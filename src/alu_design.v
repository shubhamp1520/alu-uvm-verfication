==> flow/design.v <==
module ALU_DESIGN #(parameter DW = 8, CW = 4)(INP_VALID,OPA,OPB,CIN,CLK,RST,CMD,CE,MODE,COUT,OFLOW,RES,G,E,L,ERR);
  input [DW-1:0] OPA,OPB;
  input CLK,RST,CE,MODE,CIN;
  input [CW-1:0] CMD;
  input [1:0] INP_VALID;
  output reg [DW+1:0] RES = 9'bz;
  output reg COUT = 1'bz;
  output reg OFLOW = 1'bz;
  output reg G = 1'bz;
  output reg E = 1'bz;
  output reg L = 1'bz;
  output reg ERR = 1'bz;
  reg [DW-1:0] OPA_1, OPB_1;
  reg [DW-1:0] oprd1, oprd2;
  reg [3:0] CMD_tmp;
  reg [DW-1:0] AU_out_tmp1,AU_out_tmp2 ;
  reg [4:0] wait_counter;
  reg oprd1_valid, oprd2_valid;
  always @ (posedge CLK) begin
      if(RST) begin
        oprd1<=0;
        oprd2<=0;
        CMD_tmp<=0;
        wait_counter<=0;
        oprd1_valid<=0;
        oprd2_valid<=0;
      end
      else if (INP_VALID==2'b01)  begin
        oprd1<=OPA;
        CMD_tmp<=CMD;
        oprd1_valid<=1;
        wait_counter<=0;
        if(oprd2_valid && wait_counter >= 16) begin
          ERR <= 1'b1;
        end
      end
      else if (INP_VALID==2'b10)  begin
        oprd2<=OPB;
        CMD_tmp<=CMD;
        oprd2_valid<=1;
        wait_counter<=0;
        if(wait_counter >= 16) begin
          ERR <= 1'b1;
        end
      end
      else if (INP_VALID==2'b11)  begin
        oprd1<=OPA;
        oprd2<=OPB;
        CMD_tmp<=CMD;
        oprd1_valid<=1;
        oprd2_valid<=1;
        wait_counter<=0;
      end
      else begin
        if((oprd1_valid && !oprd2_valid) || (!oprd1_valid && oprd2_valid)) begin
          if(wait_counter < 16) begin
            wait_counter <= wait_counter + 1;
          end else begin
            wait_counter <= 16;
          end
        end
      end
    end
    always@(posedge CLK)
      begin
       if(CE)
        begin
         if(RST)
          begin
            RES=9'bzzzzzzzzz;
            COUT=1'bz;
            OFLOW=1'bz;
            G=1'bz;
            E=1'bz;
            L=1'bz;
            ERR=1'bz;
            AU_out_tmp1=0;
            AU_out_tmp2=0;
          end
         else if(MODE && oprd1_valid && oprd2_valid)
         begin
           RES=9'bzzzzzzzzz;
           COUT=1'bz;
           OFLOW=1'bz;
           G=1'bz;
           E=1'bz;
           L=1'bz;
           ERR=1'bz;
          case(CMD_tmp)
    4'b0000:                   begin
              RES=oprd1+oprd2;
              COUT=RES[8]?1:0;
            end
      4'b0001 :                begin
             OFLOW=(oprd1<oprd2)?1:0;
             RES=oprd1-oprd2;
            end
           4'h2:
            begin
             RES=oprd1+oprd2+CIN;
             COUT=RES[8]?1:0;
            end
           4'b0011:
           begin
            OFLOW=(oprd1<oprd2)?1:0;
            RES=oprd1-oprd2-CIN;
           end
           4'b0100:RES=oprd1;
           4'b0101:RES=oprd1-1;
           4'b0110:RES=oprd2-1;
           4'b0111:RES=oprd2+1;
           4'b1000:
           begin
            RES=9'bzzzzzzzzz;
            if(oprd1==oprd2)
             begin
               E=1'b1;
               G=1'bz;
               L=1'bz;
             end
            else if(oprd1>oprd2)
             begin
               E=1'bz;
               G=1'b1;
               L=1'bz;
             end
            else
             begin
               E=1'bz;
               G=1'bz;
               L=1'b1;
             end
           end
     4'b1001: begin
                    AU_out_tmp1 <= oprd1 + 1;
                    AU_out_tmp2 <= oprd2 + 1;
                    RES <=AU_out_tmp1 * AU_out_tmp2;
                  end
           4'b1010: begin
                    AU_out_tmp1 <= oprd1 << 1;
                    AU_out_tmp2 <= oprd2;
                    RES <=AU_out_tmp1 - AU_out_tmp2;
                  end
           default:
            begin
            RES=9'bzzzzzzzzz;
            COUT=1'bz;
            OFLOW=1'bz;
            G=1'bz;
            E=1'bz;
            L=1'bz;
            ERR=1'bz;
           end
          endcase
         end
        else if(!MODE && oprd1_valid && oprd2_valid)
        begin
           RES=9'bzzzzzzzzz;
           COUT=1'bz;
           OFLOW=1'bz;
           G=1'bz;
           E=1'bz;
           L=1'bz;
           ERR=1'bz;
           case(CMD_tmp)
             4'b0000:RES={1'b0,oprd1&oprd2};
             4'b0001:RES={1'b0,~(oprd1&oprd2)};
             4'b0010:RES={1'b0,oprd1&&oprd2};
             4'b0011:RES={1'b0,~(oprd1|oprd2)};
             4'b0100:RES={1'b0,oprd1^oprd2};
             4'b0101:RES={1'b0,~(oprd1^oprd2)};
             4'b0110:RES={1'b0,~oprd1};
             4'b0111:RES={1'b0,~oprd2};
             4'b1000:RES={1'b0,oprd1};
             4'b1001:RES={1'b0,oprd1<<1};
             4'b1010:RES={1'b0,oprd2<<1};
             4'b1011:RES={1'b0,oprd2<<1};
             4'b1100:
             begin
               if(oprd2[0])
                 OPA_1 = {oprd1[6:0], oprd1[7]};
               else
                 OPA_1 = oprd1;
               if(oprd2[1])
                 OPB_1 =  {OPA_1[5:0], OPA_1[7:6]};
               else
                 OPB_1= OPA_1;
               if(oprd2[2])
                 RES =  {OPB_1[3:0], OPB_1[7:4]} ;
               else
                 RES = OPB_1;
               if(oprd2[4] | oprd2[5] | oprd2[6] | oprd2[7])
                 ERR=1'b1;
             end
             4'b1101:
             begin
               if(oprd2[0])
                 OPA_1 = {oprd1[0], oprd1[7:1]};
               else
                 OPA_1 = oprd1;
               if(oprd2[1])
                 OPB_1 =  {OPA_1[1:0], OPA_1[7:2]};
               else
                 OPB_1= OPA_1;
               if(oprd2[2])
                 RES =  {OPB_1[3:0], OPB_1[7:4]} ;
               else
                 RES = OPB_1;
               if(oprd2[4] | oprd2[5] | oprd2[6] | oprd2[7])
                 ERR=1'b0;
             end
             default:
               begin
               RES=9'bzzzzzzzzz;
               COUT=1'bz;
               OFLOW=1'bz;
               G=1'bz;
               E=1'bz;
               L=1'bz;
               ERR=1'bz;
               end
          endcase
     end
    end
   end
endmodule
# Tool chain data of ALU_DESIGN
# The steps from the RTL of ALU_DESIGN to its reports follow in flow order.
# Line numbers count from 1 in the design file above.
# Operators: Yosys type, input widths -> output width; for muxes data width and select width s.
# Cell names lack the library's common part.
design:
  top_module: "ALU_DESIGN"
  clk_port: "CLK"
  lib: "sky130hd"
  pvt_corner: "tt_025C_1v80"

# Elaborated design
# Source: Yosys, flattened and elaborated, memories not mapped. Widths are those after wreduce. Registers that Yosys merges into a memory's read port (data or address) are not register bits. Print and check cells do not count. Equal cells are merged and count once.
bits:
  in_bits: 27
  register_bits: 60
  elab_cells: 152
  output_inout_bits: 16
op_classes:
  n_logic: 13
  n_eq: 19
  mux: 62
  n_reduce_logical: 26
  mul: 1
  n_addsub: 10
  compare: 4
ops:
  columns: ["operator", "count"]
  rows:
  - ["$pmux 9 s13", 1]
  - ["$mux 8", 13]
  - ["$pmux 10 s10", 1]
  - ["$mul 8x8->10", 1]
  - ["$not 8->8", 5]
  - ["$mux 1", 36]
  - ["$pmux 8 s2", 2]
  - ["$eq 4x4->1 const B", 6]
  - ["$mux 10", 2]
  - ["$sub 8x1->9 const B", 2]
  - ["$sub 8x8->9", 2]
  - ["$eq 4x3->1 const B", 4]
  - ["$mux 4", 3]
  - ["$sub 10x1->10", 1]
  - ["$add 9x1->10", 1]
  - ["$add 8x1->9 const B", 1]
  - ["$add 8x8->9", 1]
  - ["$mux 9", 1]
  - ["$reduce_bool 2->1", 4]
  - ["$eq 4x2->1 const B", 2]
  - ["$add 8x1->8 const B", 1]
  - ["$gt 8x8->1", 1]
  - ["$lt 8x8->1", 1]
  - ["$eq 8x8->1", 1]
  - ["$and 8x8->8", 1]
  - ["$or 8x8->8", 1]
  - ["$xor 8x8->8", 1]
  - ["$logic_and 8x8->1", 1]
# Other operator kinds: 21; their cells: 38.

# Depth
# Yosys ltp: most cells in a row. Word level: on the elaborated netlist, between registers, memories and ports. Mapped: between sequential cells and ports; inverters and the memories' decode and read muxes count.
depth:
  depth_word: 8
  abc_area: 0
  ltp_mapped: 18
  mapped_depth_nobuf: 18

# Synthesis result
# The flow's flattened synthesis, as Yosys stat reports it; memories are mapped. The netlist is that of the ABC_AREA named above (0 if unset); the other value can give another one.
# Totals and module areas in this step are rounded.
mapped:
  seqArea_um2: 1280
  synth_area_um2: 7170
  buffers: 62
  cell_count: 940
  ffs: 50
by_type:
  columns: ["cell_type", "count", "type_area_um2"]
  rows:
  - ["edfxtp_1", 28, 840.806]
  - ["ha_1", 66, 825.792]
  - ["fa_1", 26, 520.499]
  - ["nor2_1", 119, 446.678]
  - ["dfxtp_1", 22, 440.422]
  - ["xnor2_1", 40, 350.336]
  - ["a21oi_1", 61, 305.293]
  - ["nand2_1", 80, 300.288]
  - ["o21ai_0", 54, 270.259]
  - ["inv_1", 71, 266.506]
  - ["mux2i_1", 25, 250.24]
  - ["xor2_1", 18, 157.651]
  - ["and2_1", 21, 131.376]
  - ["a211oi_1", 17, 127.622]
  - ["clkbuf_1", 33, 123.869]
  - ["nor3_1", 24, 120.115]
  - ["o221ai_1", 12, 105.101]
  - ["o22ai_1", 13, 81.328]
# Not listed: further types 60, cells in them 210.

# Path before layout
# OpenSTA on the mapped netlist: ideal clock, no wires. The path of least setup slack (recovery checks aside). Input and output delay are each 20% of the period. Register names are those of the netlist, which keeps one name where synthesis merged equal registers.
synth_path:
  path_kind: "reg-to-reg"
  startpoint: "register AU_out_tmp1[3]"
  endpoint: "register RES[6]"
  t_arrival_ns: 3.788
  setup_ns: 0.266
  setup_slack_ns: 1.136
  clock_period_ns: 5.19
  launch_ns: 0.000
  n_path_buf: 0
  required_time_ns: 4.924
  driving_pins: 18
  path_delay_ns: 4.054
  period_less_setup_slack_ns: 4.054
# "path_delay_ns" = arrival - input delay + setup time.
# "driving_pins" counts driving pins, that of a launching flip-flop among them; a cell with two outputs on the path counts twice.
# "period_less_setup_slack_ns" is the clock period less the worst setup slack; recovery checks do not enter. This is arithmetic on one report: input and output delays are still those of the set period (20% each).
# Between the ends stands the longest chain of elaborated cells between them, by number of cells; it is not shown to be the way that was timed. Of several equally long chains one is given.
# Each line given opens the expression or statement behind the cell; cells for indexed reads and writes are added by Yosys, which also makes memories of some case tables.
# A register here has more assigning lines than the two given.
synth_via:
  cell_sequence: "edfxtp_1 -> ha_1 -> inv_1 -> fa_1 -> inv_1 -> ha_1 -> inv_1 -> fa_1 -> fa_1 -> inv_1 -> ha_1 -> o21ai_0 -> o21ai_0 -> o2bb2ai_1 -> a211o_1 -> a211o_1 -> a211oi_2 -> o21ai_1"
  elab_chain_len: 4
  cells_between: 5
  cone_lines: 5
  cone_classes: "add/sub (1); mul (1); mux (3)"
synth_lines:
  columns: ["element", "line", "source"]
  rows:
  - ["start: declaration", 16, "reg [DW-1:0] AU_out_tmp1,AU_out_tmp2 ;"]
  - ["start: assignment", 135, "AU_out_tmp1 <= oprd1 + 1;"]
  - ["start: assignment", 140, "AU_out_tmp1 <= oprd1 << 1;"]
  - ["$mul 8x8->10", 137, "RES <=AU_out_tmp1 * AU_out_tmp2;"]
  - ["$pmux 10 s10", 89, "case(CMD_tmp)"]
  - ["$mux 10", 80, "else if(MODE && oprd1_valid && oprd2_valid)"]
  - ["$mux 9", 68, "if(RST)"]
  - ["end: assignment", 91, "RES=oprd1+oprd2;"]
  - ["end: assignment", 96, "RES=oprd1-oprd2;"]
  - ["end: declaration", 6, "output reg [DW+1:0] RES = 9'bz;"]

# Path in the finished layout
# Path of least setup slack in the final report of record 2 (OpenROAD, finished layout, wires in). Where an end is a register, its clock arrival counts in the times.
layout_path:
  path_kind: "reg-to-reg"
  startpoint: "register AU_out_tmp2[4]"
  endpoint: "register RES[6]"
  launch_ns: 0.31
  driving_pins: 18
  setup_ns: 0.27
  n_path_buf: 2
  required_time_ns: 3.59
  setup_slack_ns: -0.74
  clock_period_ns: 3.55
  t_arrival_ns: 4.32
# Between the ends stands the longest chain of elaborated cells between them, by number of cells; it is not shown to be the way that was timed. Of several equally long chains one is given.
# A register here has more assigning lines than the two given.
layout_via:
  cell_sequence: "edfxtp_1 -> buf_6 -> inv_4 -> nor2_2 -> fa_2 -> fa_1 -> ha_1 -> inv_2 -> fa_1 -> inv_2 -> ha_4 -> buf_4 -> a211oi_4 -> o2bb2ai_1 -> a211o_1 -> a211o_1 -> a211oi_2 -> o21ai_1"
  elab_chain_len: 4
  cells_between: 5
  cone_lines: 5
  cone_classes: "add/sub (1); mul (1); mux (3)"
layout_lines:
  columns: ["element", "line", "source"]
  rows:
  - ["start: declaration", 16, "reg [DW-1:0] AU_out_tmp1,AU_out_tmp2 ;"]
  - ["start: assignment", 136, "AU_out_tmp2 <= oprd2 + 1;"]
  - ["start: assignment", 141, "AU_out_tmp2 <= oprd2;"]
  - ["$mul 8x8->10", 137, "RES <=AU_out_tmp1 * AU_out_tmp2;"]
  - ["$pmux 10 s10", 89, "case(CMD_tmp)"]
  - ["$mux 10", 80, "else if(MODE && oprd1_valid && oprd2_valid)"]
  - ["$mux 9", 68, "if(RST)"]
  - ["end: assignment", 91, "RES=oprd1+oprd2;"]
  - ["end: assignment", 96, "RES=oprd1-oprd2;"]
  - ["end: declaration", 6, "output reg [DW+1:0] RES = 9'bz;"]

Lab notebook: ALU_DESIGN

Below are 2 stored runs of the flow (Yosys, OpenROAD; platform sky130hd) on ALU_DESIGN, each with its settings and what was measured, unordered. Constraints: input delay and output delay 20% of the set period each, output load 0.01 pF.
"achieved_period_ns" = clock period - worst setup slack. The figure is calculated, with input and output delays left at 20% of the set period.
By "worst_path_allowed_less_slack_ns" is meant the share of the clock period that the worst setup path is allowed (20% is reserved at inputs, 20% at outputs), minus its slack. Clock arrival times at its registers enter into it.
"design_power_uw": no workload was simulated; the value follows from the tool's default switching activity.
Values from the reports are rounded here.

--- record 1 ---
==> flow/run.sh <==
#!/bin/bash
# the make line also repeats the synthesis and layout settings of config.mk as NAME=value (left out here)
make -C /OpenROAD-flow-scripts/flow DESIGN_CONFIG=/design/flow/config.mk WORK_HOME=/design/flow/orfs CLKGATE_MAP_FILE= finish
==> flow/config.mk <==
export PLATFORM = sky130hd
export DESIGN_NAME = ALU_DESIGN
export DESIGN_NICKNAME = ALU_DESIGN
export VERILOG_FILES = /design/flow/design.v
export SDC_FILE = /design/flow/constraint.sdc
export NUM_CORES = 4
export LEC_CHECK = 0
export CAP_MARGIN = 20
export CELL_PAD_IN_SITES_DETAIL_PLACEMENT = 2
export CORE_MARGIN = 2
export CORE_UTILIZATION = 62
export CTS_CLUSTER_DIAMETER = 383
export GPL_ROUTABILITY_DRIVEN = 1
export MAX_ROUTING_LAYER = met4
export PLACE_DENSITY_LB_ADDON = 0.01
export SLEW_MARGIN = 20
export TNS_END_PERCENT = 90
==> flow/constraint.sdc <==
create_clock -name core_clock -period 7.19 [get_ports {CLK}]
set_input_delay 1.4380 -clock core_clock [delete_from_list [all_inputs] [get_ports {CLK}]]
set_output_delay 1.4380 -clock core_clock [all_outputs]
set_load 0.01 [all_outputs]

==> results, as YAML <==
outcome: "no results, placement failed with DPL-0033"

--- record 2 ---
==> flow/run.sh <==
#!/bin/bash
# the make line also repeats the synthesis and layout settings of config.mk as NAME=value (left out here)
make -C /OpenROAD-flow-scripts/flow DESIGN_CONFIG=/design/flow/config.mk WORK_HOME=/design/flow/orfs CLKGATE_MAP_FILE= finish
==> flow/config.mk <==
export PLATFORM = sky130hd
export DESIGN_NAME = ALU_DESIGN
export DESIGN_NICKNAME = ALU_DESIGN
export VERILOG_FILES = /design/flow/design.v
export SDC_FILE = /design/flow/constraint.sdc
export NUM_CORES = 4
export LEC_CHECK = 0
export CAP_MARGIN = 20
export CORE_ASPECT_RATIO = 1.3
export CORE_MARGIN = 2
export CORE_UTILIZATION = 25
export GPL_TIMING_DRIVEN = 0
export PLACE_DENSITY_LB_ADDON = 0.15
export SETUP_SLACK_MARGIN = 0.33
export SLEW_MARGIN = 40
==> flow/constraint.sdc <==
create_clock -name core_clock -period 3.55 [get_ports {CLK}]
set_input_delay 0.7100 -clock core_clock [delete_from_list [all_inputs] [get_ports {CLK}]]
set_output_delay 0.7100 -clock core_clock [all_outputs]
set_load 0.01 [all_outputs]

==> results, as YAML <==
results:
  setup_worst_slack_ns: -0.737
  tns_setup_ns: -3.41
  design_power_uw: 2700
  worst_path_allowed_less_slack_ns: 4.29
  worstPathKind: "reg-to-reg"
  achieved_period_ns: 4.287
  synthesis_area_um2: 7170
  hold_worst_slack_ns: 0.500
  design_die_area_um2: 30100
  stdcell_area_um2: 8750
